==> flow/design.v <==
module mem_id(output reg [4:0] ins, input start, clk, input [15:0] data, input [3:0] w_addr, r_addr);
	reg [15:0] M [15:0];
	always @(posedge clk or posedge start)
	begin
		if(start)
		begin
			M[0] = 16'd1;
			M[1] = 16'd6;
			M[2] = 16'd4;
			M[3] = 16'd1;
			M[4] = 16'd4;
			M[5] = 16'd6;
			M[6] = 16'd1;
			M[7] = 16'd6;
		end
		else
		begin
			ins = M[r_addr][4:0];
			M[w_addr] = data;
		end
	end
endmodule 
* Tool chain data of mem_id
Tool output for the design above, in the order of the flow.
Lines are those of the file above, counted from 1.
Cell names lack the library's common part.
The mark -- stands for no value.
- Design top :: mem_id
- Clock input :: clk
- Cell library :: sky130hd
- Library corner :: tt_025C_1v80

* Elaborated design
Counts by Yosys on the flattened word-level netlist (proc, flatten, opt, wreduce). Print and check cells are left out. Cells with the same type and inputs are merged into one.
- Reductions and logical operators :: 26
- Mux-type cells :: 17
- Equality and inequality tests :: 30
- Bitwise operators :: 9
** Operators with widths (number)
- 15-bit OR reduction :: 16
- 5-bit case mux with 16-bit select :: 1
- 5-bit 2-to-1 mux :: 16
- 4-bit equality test with constant B :: 16
- 4-bit by 3-bit equality test with 1-bit output with constant B :: 8
- 2-bit AND reduction :: 8
- 4-bit by 2-bit equality test with 1-bit output with constant B :: 4
- 1-bit inverter :: 9
- 4-bit by 1-bit equality test with 1-bit output with constant B :: 2
- 4-bit zero test :: 2
- Elaborated cells :: 99
- Register bits :: 85
- Bits of input ports :: 26
- Output and inout port bits :: 5

* Logic depth
Yosys ltp: most cells in a row. Word level: on the elaborated netlist, between registers, memories and ports. Mapped: between sequential cells and ports; inverters and the memories' decode and read muxes count.
- Depth after elaboration :: 4
- ABC_AREA :: 1
- Mapped depth :: 9
- Depth with buffers taken out :: 8

* Netlist
Yosys stat after the flow's synthesis: flattened, memories mapped to cells. It holds for the ABC_AREA given above (unset counts as 0); a run with the other value may have another netlist.
Totals and module areas in this step are rounded.
- Mapped cells :: 391
- Flip-flops :: 85
- Mapped area :: 3700 µm²
** Cell types
- edfxtp_1 :: number 45, total area 1.35E+03 µm²
- dfrtp_1 :: number 29, total area 725.696 µm²
- nand2_1 :: number 121, total area 454.186 µm²
- nand3_1 :: number 65, total area 325.312 µm²
- dfstp_2 :: number 11, total area 289.027 µm²
- o21ai_0 :: number 40, total area 200.192 µm²
- nor2_1 :: number 31, total area 116.362 µm²
- inv_1 :: number 22, total area 82.579 µm²
- inv_2 :: number 10, total area 37.536 µm²
- buf_2 :: number 5, total area 25.024 µm²
- buf_4 :: number 2, total area 15.014 µm²
- nor3_1 :: number 3, total area 15.014 µm²
- nor2_2 :: number 2, total area 12.512 µm²
- nor4_1 :: number 2, total area 12.512 µm²
- nor2_4 :: number 1, total area 11.261 µm²
- nand2_2 :: number 1, total area 6.256 µm²
- clkbuf_1 :: number 1, total area 3.754 µm²

* Path before layout
Path of least setup slack by OpenSTA after synthesis, without wires, with an ideal clock, recovery checks aside; 20% of the period is set as input and as output delay. Where synthesis merged equal registers, the netlist keeps one of their names.
- Kind :: input port to flip-flop
- From :: input start
- To :: register M[10][0]
- Path slack :: 0.989 ns
- Data required time :: 3.080 ns
- Stages :: 3
- Path buffers :: 0
- Path delay :: 1.747 ns
- Clock period :: 3.42 ns
- Arrival time :: 2.091 ns
- External input delay :: 0.684 ns
- Synthesis period reached :: 2.431 ns
"path delay" is the arrival time less input delay plus setup time.
"stages" counts driving pins, that of a launching flip-flop among them; a cell with two outputs on the path counts twice.
"synthesis period reached" = period - worst setup slack (recovery checks aside). The figure is calculated, with input and output delays left at 20% of the set period.
The rows between start and end are the longest chain of elaborated cells between them; the timing report does not say that the signal goes this way. Where chains are equally long, one stands for them.
A line is the first line of the expression or statement that the cell stems from. Yosys adds cells for indexed reads and writes and turns some case tables into memories.
- Cells stage by stage :: inv_1 -> nand2_1 -> nor2_1
- Length of the longest elaborated chain :: 2
- Elaborated cells between the ends (all ways) :: 2
- RTL lines with such cells :: 0
- Those cells by class :: logic (1); reduce/logical (1)
** RTL lines, path after synthesis
- start, declared :: RTL line 1 : module mem_id(output reg [4:0] ins, input start, clk, input [15:0] data, input [3:0] w_addr, r_addr);
- 1-bit inverter
- 2-bit AND reduction
- end, assigned :: RTL line 19 : M[w_addr] = data;

* Timing after layout
Path of least setup slack in the final report of flow run 2 (OpenROAD, finished layout, wires in). Where an end is a register, its clock arrival counts in the times.
- Kind :: input port to flip-flop
- From :: input r_addr[3]
- To :: register ins[4]
- Path buffers :: 1
- External input delay :: 0.63 ns
- Data required time :: 3.38 ns
- Path slack :: 0.85 ns
- Arrival time :: 2.53 ns
- Clock period :: 3.16 ns
- Stages :: 8
The rows between start and end are the longest chain of elaborated cells between them; the timing report does not say that the signal goes this way. Where chains are equally long, one stands for them.
- Cells stage by stage :: clkdlybuf4s50_1 -> nor2_2 -> nand3_1 -> nand2_1 -> nor2_1 -> nand2_1 -> inv_1 -> nand3_1
- Length of the longest elaborated chain :: 2
- Elaborated cells between the ends (all ways) :: 17
- RTL lines with such cells :: 1
- Those cells by class :: eq/ne (15); mux (1); reduce/logical (1)
** RTL lines, path post-layout
- start, declared :: RTL line 1 : module mem_id(output reg [4:0] ins, input start, clk, input [15:0] data, input [3:0] w_addr, r_addr);
- 4-bit equality test :: RTL line 18 : ins = M[r_addr][4:0];
- 5-bit case mux with 16-bit select :: RTL line 18
- end, assigned :: RTL line 18
- end, declared :: RTL line 1

FLOW RESULTS
============

Record of 2 stored runs of the RTL-to-layout flow on mem_id, platform sky130hd. The runs are unordered. Constraints: input delay and output delay 20% of the set period each, output load 0.01 pF.
"achieved period" means the clock period less the worst setup slack. The figure is calculated, with input and output delays left at 20% of the set period.
"critical path time" means the part of the period allowed to the worst setup path (the constraints hold back 20% at inputs and 20% at outputs) less its slack; where the path has registers, the arrival times of their clocks count too.
"total power of the final layout": no workload was simulated; the value follows from the tool's default switching activity.
Results are given in rounded form.

** Flow run 1
- Settings :: period_ns=2.29; CORE_UTILIZATION=72; CORE_ASPECT_RATIO=0.67; CORE_MARGIN=8; CELL_PAD_IN_SITES_GLOBAL_PLACEMENT=1; ABC_AREA=0; GPL_TIMING_DRIVEN=0; GPL_ROUTABILITY_DRIVEN=0; CTS_CLUSTER_SIZE=71; CTS_CLUSTER_DIAMETER=153; SLEW_MARGIN=40; MIN_ROUTING_LAYER=met2; MAX_ROUTING_LAYER=met4; CAP_MARGIN=20
- Outcome :: did not finish, placement stopped with GPL-0301

** Flow run 2
- Settings :: period_ns=3.16; CORE_UTILIZATION=67; SETUP_SLACK_MARGIN=0.2; PLACE_DENSITY=0.59; CORE_MARGIN=6; TNS_END_PERCENT=45; ABC_AREA=1; CAP_MARGIN=20; MIN_ROUTING_LAYER=met1; SLEW_MARGIN=20
- Area of the synthesized netlist :: 3700 µm²
- Die outline area :: 7400 µm²
- Standard-cell area after routing :: 4200 µm²
- Utilization in the final report :: 0.8
- Smallest setup slack :: 0.85 ns
- Summed negative setup slack :: 0.000 ns
- Worst hold slack :: 0.49 ns
- Total power of the final layout :: 2.4 mW
- Achieved period :: 2.306 ns
- Critical path time :: 1.67 ns
- Class of the worst setup path :: input port to flip-flop
