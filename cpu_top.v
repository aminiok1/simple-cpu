==> flow/design.v <==
module cpu_top ( input clock , input start , input [7:0] x , output reg error, output wire[6:0] hex1, hex0) ; 
  reg [7:0] stack [0:7] ; 
  reg zeroFlag , signFlag ;
  reg [7:0] pc ; 
  reg [7:0] memory [0:255] ;
  reg [3:0] stack_pointer ; 
  reg [7:0] IR , DR  ; 
  wire [3:0] op;
  wire [7:0] tmp ; 
  assign tmp = memory[253] ; 
  assign op = IR[7:4];
  wire [7:0] result;
  assign result = memory[254] ; 
  wire clk;
  counter sample (clock, clk);
  always @( posedge clk ) begin
    if (start )begin
      memory[253] = 0 ;  
      memory[254] = 0 ; 
      memory[255] = x ; 
      pc = 0 ; 
      zeroFlag = 0 ; 
      signFlag = 0 ; 
      stack_pointer = 0 ; 
    memory[0] = 8'b0001_0000 ;     
    memory[1] = 8'd255 ;
    memory[2] = 8'b0000_00000 ;      
    memory[3] = 8'd0 ; 
    memory[4] = 8'b0110_0000 ;     
    memory[5] = 8'b0000_0000 ;     
    memory[6] = 8'd33 ;
    memory[7] = 8'b0101_0000 ;     
    memory[8] = 8'b0001_0000 ;    
    memory[9] = 8'd255 ; 
    memory[10] = 8'b0000_0000 ;     
    memory[11] = 8'd23 ; 
    memory[12] = 8'b0110_0000 ;      
    memory[13] = 8'b0010_0000 ;       
    memory[14] = 8'd100 ; 
    memory[15] = 8'b0001_0000 ;       
    memory[16] = 8'd100 ; 
    memory[17] = 8'b0001_0000 ;       
    memory[18] = 8'd100 ; 
    memory[19] = 8'b0110_0000 ;      
    memory[20] = 8'b0000_0000 ;      
    memory[21] = 8'd12 ; 
    memory[22] = 8'b0111_0000 ;     
    memory[23] = 8'b0000_0000 ;     
    memory[24] = 8'd33 ; 
    memory[25] = 8'b0101_0000 ;     
    memory[26] = 8'b0010_0000 ;     
    memory[27] = 8'd80 ; 
    memory[28] = 8'b0010_0000 ;     
    memory[29] = 8'd254 ;
    memory[30] = 8'b0000_0000 ;   
    memory[31] = 8'd 37;
    memory[32] = 8'b0011_0000 ;    
    memory[33] = 8'b0000_0000 ;    
    memory[34] = 8'd1  ;
    memory[35] = 8'b0010_0000 ;    
    memory[36] = 8'd253 ;  
    end
    else begin
      IR = memory[pc] ; 
      pc = pc + 1 ; 
      case (IR[7:4]) 
        4'd0: begin          
          DR = memory[pc] ; 
          pc = pc + 1 ; 
          stack[stack_pointer] = DR ; 
          stack_pointer = stack_pointer + 1 ; 
        end
        4'd1: begin         
          DR = memory[pc] ; 
          pc = pc +1 ; 
          stack[stack_pointer] = memory[DR] ; 
          stack_pointer = stack_pointer + 1 ; 
        end
        4'd2: begin        
          DR = memory[pc] ; 
          pc = pc + 1 ; 
          stack_pointer = stack_pointer -1 ; 
          memory[DR] = stack[stack_pointer] ; 
        end
        4'd3: begin        
          stack_pointer = stack_pointer -1 ;
          pc = stack[stack_pointer] ; 
        end
        4'd4: begin        
          if ( zeroFlag)begin 
            stack_pointer = stack_pointer -1 ; 
            pc = stack[stack_pointer] ; 
          end
        end
        4'd5: begin      
          if ( signFlag)begin 
            stack_pointer = stack_pointer -1 ; 
            pc = stack[stack_pointer] ; 
          end
        end
        4'd6: begin     
          stack[stack_pointer -2 ] = stack[stack_pointer-1] + stack[stack_pointer-2] ; 
          stack_pointer = stack_pointer -1 ;
          DR = stack[stack_pointer -1 ] ;
          if ( DR == 0)
            zeroFlag = 1 ; 
          else 
            zeroFlag = 0 ;
          if ( DR[7] == 1)
            signFlag = 1 ; 
          else 
              signFlag = 0 ; 
        end
      4'd7: begin     
          stack[stack_pointer -2 ] = stack[stack_pointer-2] - stack[stack_pointer-1] ; 
          stack_pointer = stack_pointer -1 ;
          DR = stack[stack_pointer -1 ] ;
          if ( DR == 0)
            zeroFlag = 1 ; 
          else 
            zeroFlag = 0 ;
          if ( DR[7] == 1)
            signFlag = 1 ; 
          else 
              signFlag = 0 ; 
        end
       endcase 
       if (x >= 'd60)
		error = 1;
	else
		error = 0; 
    end
  end
	seven_seg a0( result[3:0], 0,0,0,0,0,0,0,0,0,0,0,0,0,0,0, 0,temp, hex0);
	seven_seg a1( result[7:4], 0,0,0,0,0,0,0,0,0,0,0,0,0,0,0, 0,temp2, hex1);
endmodule
module counter (input clk1, output reg clk2);
	reg [24:0] count = 0;
	always @(posedge clk1)
	begin 
		count = count + 1;
		if (count[24] ==1)
			clk2 = 1;
		else
			clk2 = 0;
	end
endmodule
---- Tool chain data of counter ----
The steps from the RTL of counter to its reports follow in flow order.
Line numbers count from 1 in the design file above.
Cell names lack the library's common part.
Not given: --
design
  top ..................................... counter
  clock port .............................. clk1
  library ................................. sky130hd
  library corner .......................... tt_025C_1v80

---- Word-level counts ----
Source: Yosys, flattened and elaborated, memories not mapped. Widths are those after wreduce; folded enables and synchronous resets count as part of the registers. Registers that Yosys merges into a memory's read port (data or address) are not register bits. Print and check cells do not count. Equal cells are merged and count once.
cells by class
  add/subtract/negate cells ............... 1
  $mul .................................... 0
  div/mod/pow operators ................... 0
  magnitude comparators ................... 0
  equality and inequality tests ........... 0
  shift operators ......................... 0
  multiplexer cells ....................... 1
  bitwise logic cells ..................... 0
  reductions and logical operators ........ 0
operators with widths
  kind                                                              count
  25-bit by 1-bit adder with 25-bit output (second input constant)  1
  1-bit two-way mux                                                 1
storage and ports
  flip-flop bits (word level) ............. 26
  latch bits .............................. 0
  bits in writable memories ............... 0
  memory bits (read-only) ................. 0
  word width x clocked read ports ......... 0
  memories kept ........................... 0
  input port bits ......................... 1
  word-level cells ........................ 4

---- Depth ----
Depth = most cells in a row (Yosys ltp): at word level without a register or memory, in the mapped netlist without a sequential cell, where the memories' decode and read muxes count.
depth
  word-level depth ........................ 2
  ABC_AREA ................................ 1
  mapped depth ............................ 8
  mapped depth without buffers ............ 8

---- Synthesis result ----
The flow's flattened synthesis, as Yosys stat reports it; memories are mapped. The netlist is that of the ABC_AREA named above (0 if unset); the other value can give another one.
synthesis totals
  standard cells after synthesis .......... 148
  mapped area ............................. 1187.4 µm²
  area of sequential cells ................ 520.5 µm²
  mapped flip-flops ....................... 26
  buffer cells ............................ 0
cell types
  type      count
  dfxtp_1   26
  nand2_1   49
  xor2_1    9
  nor2_1    18
  nor2_4    5
  nand3b_1  7
  xnor2_1   5
  inv_1     10
  nand2_2   5
  nand3_1   6
  nor2_8    1
  xor2_2    1
  ha_1      1
  nor2_2    2
  nand2_4   1
  and2_1    1
  nor2b_1   1

---- Path before layout ----
Path of least setup slack by OpenSTA after synthesis, without wires, with an ideal clock, recovery checks aside; 20% of the period is set as input and as output delay. Where synthesis merged equal registers, the netlist keeps one of their names.
path post-synthesis
  path type ............................... reg2reg
  from .................................... reg count[0]
  to ...................................... reg clk2
  period .................................. 2.16 ns
  setup time .............................. 0.117 ns
  time at the first pin ................... 0.000 ns
  arrival time ............................ 1.126 ns
  setup slack ............................. 0.918 ns
  path delay .............................. 1.243 ns
  stages on the path ...................... 9
  synthesis period reached ................ 1.242 ns
"path delay" = arrival - input delay + setup time.
"stages on the path": output pins that drive a net of the path, with the launching flip-flop's if there is one; two outputs of one cell count as two.
"synthesis period reached" is the clock period less the worst setup slack; recovery checks do not enter. This is arithmetic on one report: input and output delays are still those of the set period (20% each).
The rows between start and end are the longest chain of elaborated cells between them; the timing report does not say that the signal goes this way. Where chains are equally long, one stands for them.
A line is the first line of the expression or statement that the cell stems from. Yosys adds cells for indexed reads and writes and turns some case tables into memories.
between the ends, post-synthesis
  cell sequence ........................... dfxtp_1 -> ha_1 -> nand2_2 -> nor2_4 -> nand2_4 -> nor2_8 -> nand2_1 -> nand2_1 -> nand2_1
  cells in the longest elaborated chain ... 2
  elaborated cells between the ends (all ways) .. 2
  source lines of those cells ............. 2
  classes of those cells .................. add/sub: 1; mux: 1
ends and longest elaborated chain, post-synthesis
  item                                      RTL line  text
  start, declared                           138       reg [24:0] count = 0;
  start, assigned                           141       count = count + 1;
  25-bit by 1-bit adder with 25-bit output  141
  1-bit two-way mux                         142       if (count[24] ==1)
  end, assigned                             143       clk2 = 1;
  end, assigned                             145       clk2 = 0;
  end, declared                             137       module counter (input clk1, output reg clk2);

---- Worst path after layout ----
Path of least setup slack in the final report of run 2 (OpenROAD, finished layout, wires in). Where an end is a register, its clock arrival counts in the times.
path post-layout
  path type ............................... reg2out
  from .................................... reg clk2
  to ...................................... out clk2
  period .................................. 2.34 ns
  external output delay ................... 0.47 ns
  time at the first pin ................... 0.27 ns
  arrival time ............................ 1.11 ns
  setup slack ............................. 0.76 ns
  stages on the path ...................... 2
between the ends, post-layout
  cell sequence ........................... dfxtp_1 -> clkdlybuf4s50_1
  cells in the longest elaborated chain ... 0
  elaborated cells between the ends (all ways) .. 0
  source lines of those cells ............. 0
ends and longest elaborated chain, post-layout
  item             RTL line  text
  start, declared  137       module counter (input clk1, output reg clk2);
  start, assigned  143       clk2 = 1;
  start, assigned  145       clk2 = 0;
  end, declared    137

Settings and measured results of 2 stored flow runs for module counter (sky130hd), not sorted in any way. The constraints put input and output delay at 20% of the set period each and load the outputs with 0.01 pF.
By "achieved period" is meant the clock period of the run minus its worst setup slack. This is arithmetic on one report: input and output delays are still those of the set period (20% each).
"allowed time less slack (worst setup path)": the worst setup path's part of the clock period (all of it between registers, 20% less for each end at a port) less its slack. A launch clock that arrives late makes it longer, a capture clock that arrives late makes it shorter.
"total power after layout": no workload was simulated; the value follows from the tool's default switching activity.

======== run 1 ========
==> flow/run.sh <==
#!/bin/bash
# the make line also repeats the synthesis and layout settings of config.mk as NAME=value (left out here)
make -C /OpenROAD-flow-scripts/flow DESIGN_CONFIG=/design/flow/config.mk WORK_HOME=/design/flow/orfs CLKGATE_MAP_FILE= finish
==> flow/config.mk <==
export PLATFORM = sky130hd
export DESIGN_NAME = counter
export DESIGN_NICKNAME = counter
export VERILOG_FILES = /design/flow/design.v
export SDC_FILE = /design/flow/constraint.sdc
export NUM_CORES = 4
export LEC_CHECK = 0
export CAP_MARGIN = 20
export CELL_PAD_IN_SITES_GLOBAL_PLACEMENT = 2
export CORE_MARGIN = 2
export CORE_UTILIZATION = 71
export CTS_CLUSTER_DIAMETER = 165
export GPL_TIMING_DRIVEN = 1
export SLEW_MARGIN = 5
==> flow/constraint.sdc <==
create_clock -name core_clock -period 2.0 [get_ports {clk1}]
set_input_delay 0.4000 -clock core_clock [delete_from_list [all_inputs] [get_ports {clk1}]]
set_output_delay 0.4000 -clock core_clock [all_outputs]
set_load 0.01 [all_outputs]

-------- run 1 --------
  stopped before the end: placement reported GPL-0301

======== run 2 ========
==> flow/run.sh <==
#!/bin/bash
# the make line also repeats the synthesis and layout settings of config.mk as NAME=value (left out here)
make -C /OpenROAD-flow-scripts/flow DESIGN_CONFIG=/design/flow/config.mk WORK_HOME=/design/flow/orfs CLKGATE_MAP_FILE= finish
==> flow/config.mk <==
export PLATFORM = sky130hd
export DESIGN_NAME = counter
export DESIGN_NICKNAME = counter
export VERILOG_FILES = /design/flow/design.v
export SDC_FILE = /design/flow/constraint.sdc
export NUM_CORES = 4
export LEC_CHECK = 0
export ABC_AREA = 1
export CAP_MARGIN = 5
export CELL_PAD_IN_SITES_GLOBAL_PLACEMENT = 1
export CORE_MARGIN = 2
export CORE_UTILIZATION = 16
export CTS_CLUSTER_SIZE = 13
export HOLD_SLACK_MARGIN = 0.29
export MAX_ROUTING_LAYER = met4
export MIN_ROUTING_LAYER = met2
export SLEW_MARGIN = 40
==> flow/constraint.sdc <==
create_clock -name core_clock -period 2.34 [get_ports {clk1}]
set_input_delay 0.4680 -clock core_clock [delete_from_list [all_inputs] [get_ports {clk1}]]
set_output_delay 0.4680 -clock core_clock [all_outputs]
set_load 0.01 [all_outputs]

-------- measured, run 2 --------
  setup slack of the worst path ........... 0.762 ns
  allowed time less slack (worst setup path) .. 1.11 ns
  kind of the worst setup path ............ reg2out
  post-synthesis cell area ................ 1187.4 µm²
  standard-cell area after layout ......... 1392.6 µm²
  total negative slack .................... 0.000 ns
  achieved period ......................... 1.578 ns
  total power after layout ................ 0.8164 mW
  worst hold slack in the final report .... 0.428 ns
  die outline area ........................ 8126.1 µm²
  utilization ............................. 0.193
